==> flow/design.v <==
module LED_blinker #(parameter MAX_COUNT_1Hz = 25_000_000) (
	input 	clk,
	input 	enable,
	input	rst_n,
	output	led
);
logic [31:0] count;
logic toggle;
always_ff @( posedge clk or negedge rst_n ) begin		
	if(!rst_n) begin
		toggle <= 0;
		count <= 0;
	end else if(count == MAX_COUNT_1Hz-1) begin
		toggle <= !toggle;
		count <= 0;
	end else begin
		count <= count + 1;
	end
end
assign led = toggle & enable;
endmodule
module PB_state (
	input clk,
	input rst_n,
	input PB0,
	input PB1,
	input PB0_read,
	input PB1_read,
	output PB0_flag,
	output PB1_flag
);
logic PB0_old, PB1_old;
always_ff @( posedge clk or negedge rst_n ) begin
	if (!rst_n) begin
		PB0_old <= 0;
		PB1_old <= 0;
		PB0_flag <= 0;
		PB1_flag <= 0;
	end else begin
		PB0_old <= PB0;
		PB1_old <= PB1;
		if(PB0_old == 1 && PB0 == 0) begin
			PB0_flag <= 1;
		end else if (PB0_read == 1) begin
			PB0_flag <= 0;
		end
		if(PB1_old == 1 && PB1 == 0) begin
			PB1_flag <= 1;
		end else if (PB1_read == 1) begin
			PB1_flag <= 0;
		end
	end
end
endmodule
module bin_to_bcd #(
	parameter BIN_WIDTH = 8,
	parameter DEC_DEGITS = 3
)(                                         
	input	[BIN_WIDTH-1:0] 		bin,
	output	[(DEC_DEGITS*4)-1:0]	out
);
logic [(DEC_DEGITS*4)-1:0] bcd;
logic [3:0] bin_index;
logic [2:0] dec_index;
logic [3:0] dec_val;
always_comb begin
	bcd = 0;
	for(bin_index = 0; bin_index < BIN_WIDTH; bin_index = bin_index + 1) begin
		bcd = {bcd[0+:((DEC_DEGITS*4)-1)], bin[BIN_WIDTH-bin_index-1+:1]};
		if(bin_index < BIN_WIDTH-1) begin
			for(dec_index = 0; dec_index < DEC_DEGITS; dec_index = dec_index + 1) begin
				dec_val = bcd[(dec_index*4)+:4];
				if(dec_val > 4) begin
					bcd[(dec_index*4)+:4] = dec_val + 3;
				end
			end
		end
	end
end
assign out = bcd;
endmodule
module countdown_timer #(parameter CLK_FREQ = 50_000_000) (
    input           clk,
    input           rst_n,   
    input           PB0_flag,
    input           PB1_flag,
    output          PB0_read,    
    output          PB1_read,    
    output  [7:0]   tmr_out_sec,
    output  [7:0]   tmr_out_min,
    output          finish_flag
);
enum logic [3:0] {
    IDLE,
    INCREMENT,
    ACTIVE,
    DECREMENT,
    FINISH
} current_state, next_state;
logic [7:0] tmr_sec;
logic [7:0] tmr_min;
logic [31:0] counter;
logic decrement_flag;
always_ff @( posedge clk or negedge rst_n ) begin
    if (!rst_n) begin
        current_state <= IDLE;   
    end else begin
        current_state <= next_state;
    end
end
always_comb begin : next_state_logic
    PB0_read = 0;  
    PB1_read = 0;
    next_state = current_state;
    unique case (current_state)
        IDLE : begin
            if (PB0_flag) begin  
                next_state = INCREMENT;
                PB0_read = 1;
            end else if (PB1_flag) begin     
                next_state = ACTIVE;
                PB1_read = 1;
            end else begin   
                next_state = IDLE;
            end
        end
        INCREMENT : next_state = IDLE;   
        ACTIVE : begin
            if (PB1_flag) begin
                next_state = IDLE;
                PB1_read = 1;
            end else if (tmr_out_min == 0 && tmr_out_sec == 0) begin
                next_state = FINISH;
            end else if (decrement_flag) begin
                next_state = DECREMENT;
            end else begin
                next_state = ACTIVE;
            end
        end
        DECREMENT : next_state = ACTIVE;
        FINISH : begin
            if (PB0_flag) begin
                next_state = INCREMENT;
                PB0_read = 1;
            end else if (PB1_flag) begin
                next_state = IDLE;
                PB1_read = 1;
            end else begin
                next_state = FINISH;
            end
        end
    endcase
end : next_state_logic
always_ff @( posedge clk ) begin : timer_logic
    unique case (current_state)
        IDLE : begin
            finish_flag <= 0;
            counter <= 0;
        end
        INCREMENT : begin
            finish_flag <= 0;
            if(tmr_min == 99) begin
                tmr_min <= 0;
            end else begin
                tmr_min <= tmr_min + 1;
            end
        end
        ACTIVE : begin
            if(counter == (CLK_FREQ-2)) begin   
                decrement_flag <= 1;
                counter <= 1;    
            end else begin
                counter <= counter + 1;
            end
        end
        DECREMENT : begin
            if(tmr_sec == 0) begin   
                tmr_sec <= 59;
                tmr_min <= tmr_min - 1;
            end else begin
                tmr_sec <= tmr_sec - 1;
            end
            decrement_flag <= 0;
        end
        FINISH : begin
            finish_flag <= 1;
        end
    endcase
end : timer_logic
assign tmr_out_min = tmr_min;
assign tmr_out_sec = tmr_sec;
endmodule
module sev_seg_decoder (
	input		 	dp,
	input 	[3:0]	bcd,
	output	[7:0]	sev_seg
);
logic [6:0] val;
always_comb begin
	case(bcd)
		4'b0000 : val = 7'b1000000;
		4'b0001 : val = 7'b1111001;
		4'b0010 : val = 7'b0100100;			 
		4'b0011 : val = 7'b0110000;			 
		4'b0100 : val = 7'b0011001;			 
		4'b0101 : val = 7'b0010010;			 
		4'b0110 : val = 7'b0000010;			 
		4'b0111 : val = 7'b1111000;			 
		4'b1000 : val = 7'b0000000;			 
		4'b1001 : val = 7'b0010000;			 
		4'b1010 : val = 7'b0001000;			 
		4'b1011 : val = 7'b0000000;			 
		4'b1100 : val = 7'b1000110;			
		4'b1101 : val = 7'b1000000;
		4'b1110 : val = 7'b0000110;
		4'b1111 : val = 7'b0001110;
	endcase
end
assign sev_seg = {~dp, val};
endmodule
module top (
	input 			MAX10_CLK1_50,
	input	[9:0]	SW,
	input	[1:0]	KEY,
	output 	[7:0]	HEX0,
	output 	[7:0]	HEX1,
	output 	[7:0]	HEX2,
	output 	[7:0]	HEX3,
	output	[9:0]	LEDR
);
wire
	PB0_read,	 
	PB1_read,	 
	finish_flag, 
	led,		 
	PB0_flag,	 
	PB1_flag;	 
wire [7:0] tmr_out_min;
wire [7:0] tmr_out_sec;
wire [11:0] tmr_out_min_bcd;
wire [11:0] tmr_out_sec_bcd;
wire rst_n = ~SW[0];	 
countdown_timer timer(
	.*,
	.clk(MAX10_CLK1_50)
);
bin_to_bcd bcd_encoder_sec(
	.bin(tmr_out_sec),
	.out(tmr_out_sec_bcd)
);
bin_to_bcd bcd_encoder_min(
	.bin(tmr_out_min),
	.out(tmr_out_min_bcd)
);
LED_blinker blinker(
	.*,
	.clk(MAX10_CLK1_50),
	.enable(finish_flag)
);
sev_seg_decoder sec_0(
	.bcd(tmr_out_sec_bcd[3:0]),
	.sev_seg(HEX0),
	.dp(1'b0)
);
sev_seg_decoder sec_1(
	.bcd(tmr_out_sec_bcd[7:4]),
	.sev_seg(HEX1),
	.dp(1'b0)
);
sev_seg_decoder min_0(
	.bcd(tmr_out_min_bcd[3:0]),
	.sev_seg(HEX2),
	.dp(1'b1)
);
sev_seg_decoder min_1(
	.bcd(tmr_out_min_bcd[7:4]),
	.sev_seg(HEX3),
	.dp(1'b0)
);
PB_state read_PBs(
	.*,
	.clk(MAX10_CLK1_50),
	.PB0(KEY[0]),
	.PB1(KEY[1])
);
assign LEDR = {10{led}};
endmodule
=== Tool chain data of top ===
What the tools print for top, step after step.
Lines are those of the file above, counted from 1.
Operators: Yosys type, input widths -> output width; for muxes data width and select width s.
Library cell names are shortened.
A cell with n/a has no value.

* Top: top
* Clock port: MAX10_CLK1_50
* Cell library: sky130hd
* Library corner: tt_025C_1v80

=== Elaborated design ===
Yosys after proc, flatten, opt, wreduce and memory -nomap, before mapping. Memory bits, and registers merged into a memory's read port (data or address), are not among the register bits. Print and check cells are not counted.
Yosys's memory passes give these memory sizes; they may raise the number of words (mostly to a power of two), join words into wider ones and drop unused or constant bits.

* Output and inout bits: 42
* Memory bits (read-only): 448
* Input bits: 13
* Memories kept: 4
* Elaborated cells: 156
* Register bits after elaboration: 91

* Multiplexer cells: 52
* Add/subtract/negate cells: 31
* Reduce/logical cells: 19
* Bitwise logic cells: 3
* Equal/unequal tests: 9
* $lt $le $gt $ge: 26

{| class="wikitable"
|+ Memories
! name !! depth !! bits a word !! read ports !! wr ports !! line !! RTL
|-
| (name not given) || 16 || 7 || 1 || 0 || 200 || <nowiki>case(bcd)</nowiki>
|-
| (name not given) || 16 || 7 || 1 || 0 || 200 ||
|-
| (name not given) || 16 || 7 || 1 || 0 || 200 ||
|-
| (name not given) || 16 || 7 || 1 || 0 || 200 ||
|}

{| class="wikitable"
|+ Operator list
! cell !! count
|-
| $gt 4x3->1 const B || 22
|-
| $mux 4 || 18
|-
| $add 32x1->32 const B || 2
|-
| $pmux 32 s2 || 1
|-
| $mux 32 || 2
|-
| $add 4x2->4 const B || 12
|-
| $mux 3 || 13
|-
| $eq 32x25->1 const B || 1
|-
| $eq 32x26->1 const B || 1
|-
| $add 3x2->3 const B || 10
|-
| $pmux 4 s5 || 1
|-
| $sub 8x1->8 const B || 2
|-
| $logic_not 8->1 || 2
|-
| $pmux 8 s2 || 1
|-
| $mux 8 || 2
|-
| $add 1x2->3 const B || 4
|-
| $gt 1x3->1 const B || 4
|-
| $reduce_bool 2->1 || 6
|-
| $mux 1 || 9
|-
| $eq 4x2->1 const B || 2
|-
| $add 8x1->8 const B || 1
|-
| $eq 8x7->1 const B || 1
|-
| $reduce_or 2->1 || 3
|-
| $pmux 1 s2 || 3
|-
| $ne 2x1->1 const B || 2
|-
| $reduce_and 2->1 || 2
|-
| $eq 4x1->1 const B || 1
|-
| $eq 4x3->1 const B || 1
|}

Other operator kinds: 8; their cells: 11.

=== Longest topological paths ===
Longest topological path by Yosys (ltp), each cell counted once; first at word level (registers and memories cut), then after technology mapping (sequential cells cut; the memories' decode and read muxes count).

* Word-level depth: 14
* ABC_AREA: 0
* Gate-level depth with buffers: 23
* Mapped depth without buffers: 21

=== After synthesis ===
Source: synth_stat.txt of the flow (Yosys; design flattened, memories mapped). It holds for the ABC_AREA given above (unset counts as 0); a run with the other value may have another netlist.
The area totals of this step are shown rounded.

* Area of sequential cells: 2600 µm²
* Cells in the netlist: 837
* Mapped flip-flops: 92
* Mapped area: 7200 µm²

{| class="wikitable"
|+ Cells by type
! type !! count !! area in all (µm²)
|-
| edfxtp_1 || 50 || 1501.44
|-
| dfrtp_1 || 41 || 1.03E+03
|-
| xor2_1 || 45 || 394.128
|-
| ha_1 || 31 || 387.872
|-
| nor2_1 || 99 || 371.606
|-
| nand2_1 || 78 || 292.781
|-
| xnor2_1 || 32 || 280.269
|-
| nand3_1 || 37 || 185.178
|-
| a21oi_1 || 36 || 180.173
|-
| o21ai_0 || 36 || 180.173
|-
| buf_4 || 17 || 127.622
|-
| nand4_1 || 20 || 125.12
|-
| nor3_1 || 25 || 125.12
|-
| inv_1 || 33 || 123.869
|-
| and3_1 || 15 || 93.84
|-
| nor2b_1 || 15 || 93.84
|-
| nor4_1 || 14 || 87.584
|-
| clkbuf_1 || 23 || 86.333
|}

Not listed: further types 71, cells in them 190.
By module: a second synthesis without flattening, with its own total; a netlist apart from the flattened one above.

* Cells (unflattened synthesis): 840
* Area (unflattened synthesis): 7800 µm²

Rows give one instance, submodules left out.

{| class="wikitable"
|+ Modules
! module !! seq. area (µm²) !! cells !! area (µm²) !! times used
|-
| countdown_timer || 1600 || 293 || 3100 || 1
|-
| bin_to_bcd || 0.0 || 124 || 930 || 2
|-
| LED_blinker || 830 || 164 || 1700 || 1
|-
| sev_seg_decoder || 0.0 || 28 || 230 || 4
|-
| PB_state || 100 || 10 || 130 || 1
|-
| top || 0.0 || 13 || 86 || 1
|}

=== Timing after synthesis ===
Path of least setup slack by OpenSTA after synthesis, without wires, with an ideal clock, recovery checks aside; 20% of the period is set as input and as output delay. Where synthesis merged equal registers, the netlist keeps one of their names.

* Kind: register to output
* From: register timer.tmr_sec[5]
* To: output HEX1[3]
* Path buffers: 2
* Delay of the path: 4.362 ns
* Arrival time: 4.362 ns
* Slack: 1.246 ns
* Data required time: 5.608 ns
* Clock period: 7.01 ns
* Time at the first pin: 0.000 ns
* Driving pins on the path: 24
* External output delay: 1.402 ns
* Synthesis period reached: 5.764 ns

"delay of the path" is the arrival time less input delay plus setup time.
A path that ends at an output port has no setup time.
"driving pins on the path" counts driving pins, that of a launching flip-flop among them; a cell with two outputs on the path counts twice.
"synthesis period reached" = period - worst setup slack (recovery checks aside). The figure is calculated, with input and output delays left at 20% of the set period.
Between the ends stands the longest chain of elaborated cells between them, by number of cells; it is not shown to be the way that was timed. Of several equally long chains one is given.
A line is the first line of the expression or statement that the cell stems from. Yosys adds cells for indexed reads and writes and turns some case tables into memories.
A memory read counts as a cell of the chain, while the word-level depth stops at memories.

* Cells stage by stage: edfxtp_1 -> buf_4 -> inv_1 -> ha_1 -> inv_1 -> ha_1 -> buf_6 -> xor2_2 -> mux2_4 -> nand2_4 -> nor2_1 -> xnor2_1 -> nand2_1 -> ha_1 -> xor2_1 -> ha_1 -> nor4_1 -> a311oi_2 -> xor2_2 -> inv_2 -> ha_1 -> inv_1 -> nor2_1 -> o32a_1
* Cells in the longest elaborated chain: 11
* Elaborated cells on any way between the ends: 28
* Source lines of those cells: 3

{| class="wikitable"
|+ Ends and longest elaborated chain, after synthesis
! element !! line !! RTL
|-
| start: declaration || 100 || <nowiki>logic [7:0] tmr_sec;</nowiki>
|-
| start: assignment || 178 || <nowiki>tmr_sec <= 59;</nowiki>
|-
| start: assignment || 181 || <nowiki>tmr_sec <= tmr_sec - 1;</nowiki>
|-
| $add 4x2->4 || 74 || <nowiki>bcd[(dec_index*4)+:4] = dec_val + 3;</nowiki>
|-
| $mux 4 || 73 || <nowiki>if(dec_val > 4) begin</nowiki>
|-
| $gt 4x3->1 || 73 ||
|-
| $mux 4 || 73 ||
|-
| $gt 4x3->1 || 73 ||
|-
| $mux 4 || 73 ||
|-
| $gt 4x3->1 || 73 ||
|-
| $mux 4 || 73 ||
|-
| $add 4x2->4 || 74 ||
|-
| $mux 4 || 73 ||
|-
| $mem_v2 16x7 || 200 || <nowiki>case(bcd)</nowiki>
|-
| end: declaration || 226 || <nowiki>output [7:0] HEX1,</nowiki>
|}

=== Timing after layout ===
From the final timing report of run 1: the path of least setup slack in the routed layout; clock arrival at registers is part of the times.

* Kind: register to output
* From: register timer.tmr_sec[5]
* To: output HEX1[3]
* Clock period: 7.99 ns
* Path buffers: 3
* Arrival time: 4.73 ns
* Driving pins on the path: 25
* Slack: 1.66 ns
* Time at the first pin: 0.34 ns
* Data required time: 6.39 ns
* External output delay: 1.60 ns

Between the ends stands the longest chain of elaborated cells between them, by number of cells; it is not shown to be the way that was timed. Of several equally long chains one is given.
A memory read counts as a cell of the chain, while the word-level depth stops at memories.

* Cells stage by stage: edfxtp_1 -> inv_2 -> ha_4 -> inv_1 -> ha_4 -> buf_4 -> nand3b_1 -> o211ai_1 -> a21oi_2 -> nor2_4 -> xnor2_4 -> nand2_2 -> ha_2 -> xor2_2 -> ha_4 -> nor2b_1 -> a311oi_2 -> buf_4 -> xor2_4 -> inv_2 -> ha_2 -> inv_1 -> nor2_1 -> o32a_1 -> dlygate4sd2_1
* Cells in the longest elaborated chain: 11
* Elaborated cells on any way between the ends: 28
* Source lines of those cells: 3

{| class="wikitable"
|+ Ends and longest elaborated chain, after layout
! element !! line !! RTL
|-
| start: declaration || 100 || <nowiki>logic [7:0] tmr_sec;</nowiki>
|-
| start: assignment || 178 || <nowiki>tmr_sec <= 59;</nowiki>
|-
| start: assignment || 181 || <nowiki>tmr_sec <= tmr_sec - 1;</nowiki>
|-
| $add 4x2->4 || 74 || <nowiki>bcd[(dec_index*4)+:4] = dec_val + 3;</nowiki>
|-
| $mux 4 || 73 || <nowiki>if(dec_val > 4) begin</nowiki>
|-
| $gt 4x3->1 || 73 ||
|-
| $mux 4 || 73 ||
|-
| $gt 4x3->1 || 73 ||
|-
| $mux 4 || 73 ||
|-
| $gt 4x3->1 || 73 ||
|-
| $mux 4 || 73 ||
|-
| $add 4x2->4 || 74 ||
|-
| $mux 4 || 73 ||
|-
| $mem_v2 16x7 || 200 || <nowiki>case(bcd)</nowiki>
|-
| end: declaration || 226 || <nowiki>output [7:0] HEX1,</nowiki>
|}

Ticket comment

top through Yosys and OpenROAD on sky130hd: 2 stored runs, unordered, with their settings and measured results. The constraints put input and output delay at 20% of the set period each and load the outputs with 0.01 pF.
"achieved period": clock period set for the run, less the worst setup slack. It is reckoned from that one timing run; input and output delays stay at 20% of the period that was set.
"time used up by the worst setup path" is the time allowed to the run's worst setup path (the clock period less input and output delay, where it has them) less its slack. Clock arrival times count: a late capture clock shortens it, a late launch clock lengthens it.
"total power of the final layout" rests on the timing tool's default activity at the inputs, not on a simulated workload.
Results are given in rounded form.

=== Run 1 ===
{| class="wikitable"
! Setting !! Value
|-
| period_ns || 7.99
|-
| CORE_UTILIZATION || 53
|-
| SETUP_SLACK_MARGIN || 1.69
|-
| PLACE_DENSITY || 0.36
|-
| HOLD_SLACK_MARGIN || 0.0
|-
| CORE_ASPECT_RATIO || 0.75
|-
| CELL_PAD_IN_SITES_GLOBAL_PLACEMENT || 1
|-
| CELL_PAD_IN_SITES_DETAIL_PLACEMENT || 0
|-
| CAP_MARGIN || 25
|-
| SLEW_MARGIN || 5
|-
| MIN_ROUTING_LAYER || met2
|-
| CORE_MARGIN || 2
|-
! Result !! Value
|-
| Total power of the final layout || 910 uW
|-
| Utilization of the finished layout || 67 %
|-
| Chip area after synthesis (Yosys) || 7200 µm²
|-
| Area inside the die boundary || 15000 µm²
|-
| Achieved period || 6.327 ns
|-
| Sum of negative setup slack || 0.000 ns
|-
| Time used up by the worst setup path || 4.73 ns
|-
| Worst path kind || register to output
|-
| Area of the standard cells in the finished layout || 8700 µm²
|-
| Worst-case hold slack || 0.47 ns
|-
| Worst slack on setup checks || 1.7 ns
|}

=== Run 2 ===
{| class="wikitable"
! Setting !! Value
|-
| period_ns || 5.95
|-
| CORE_UTILIZATION || 24
|-
| CAP_MARGIN || 20
|-
| CORE_MARGIN || 2
|-
| SLEW_MARGIN || 20
|-
! Result !! Value
|-
| Worst slack on setup checks || 0.11 ns
|-
| Total power of the final layout || 1200 uW
|-
| Chip area after synthesis (Yosys) || 7200 µm²
|-
| Utilization of the finished layout || 30 %
|-
| Area of the standard cells in the finished layout || 8800 µm²
|-
| Sum of negative setup slack || 0.000 ns
|-
| Area inside the die boundary || 32000 µm²
|-
| Achieved period || 5.844 ns
|-
| Time used up by the worst setup path || 4.65 ns
|-
| Worst path kind || register to output
|-
| Worst-case hold slack || 0.47 ns
|}
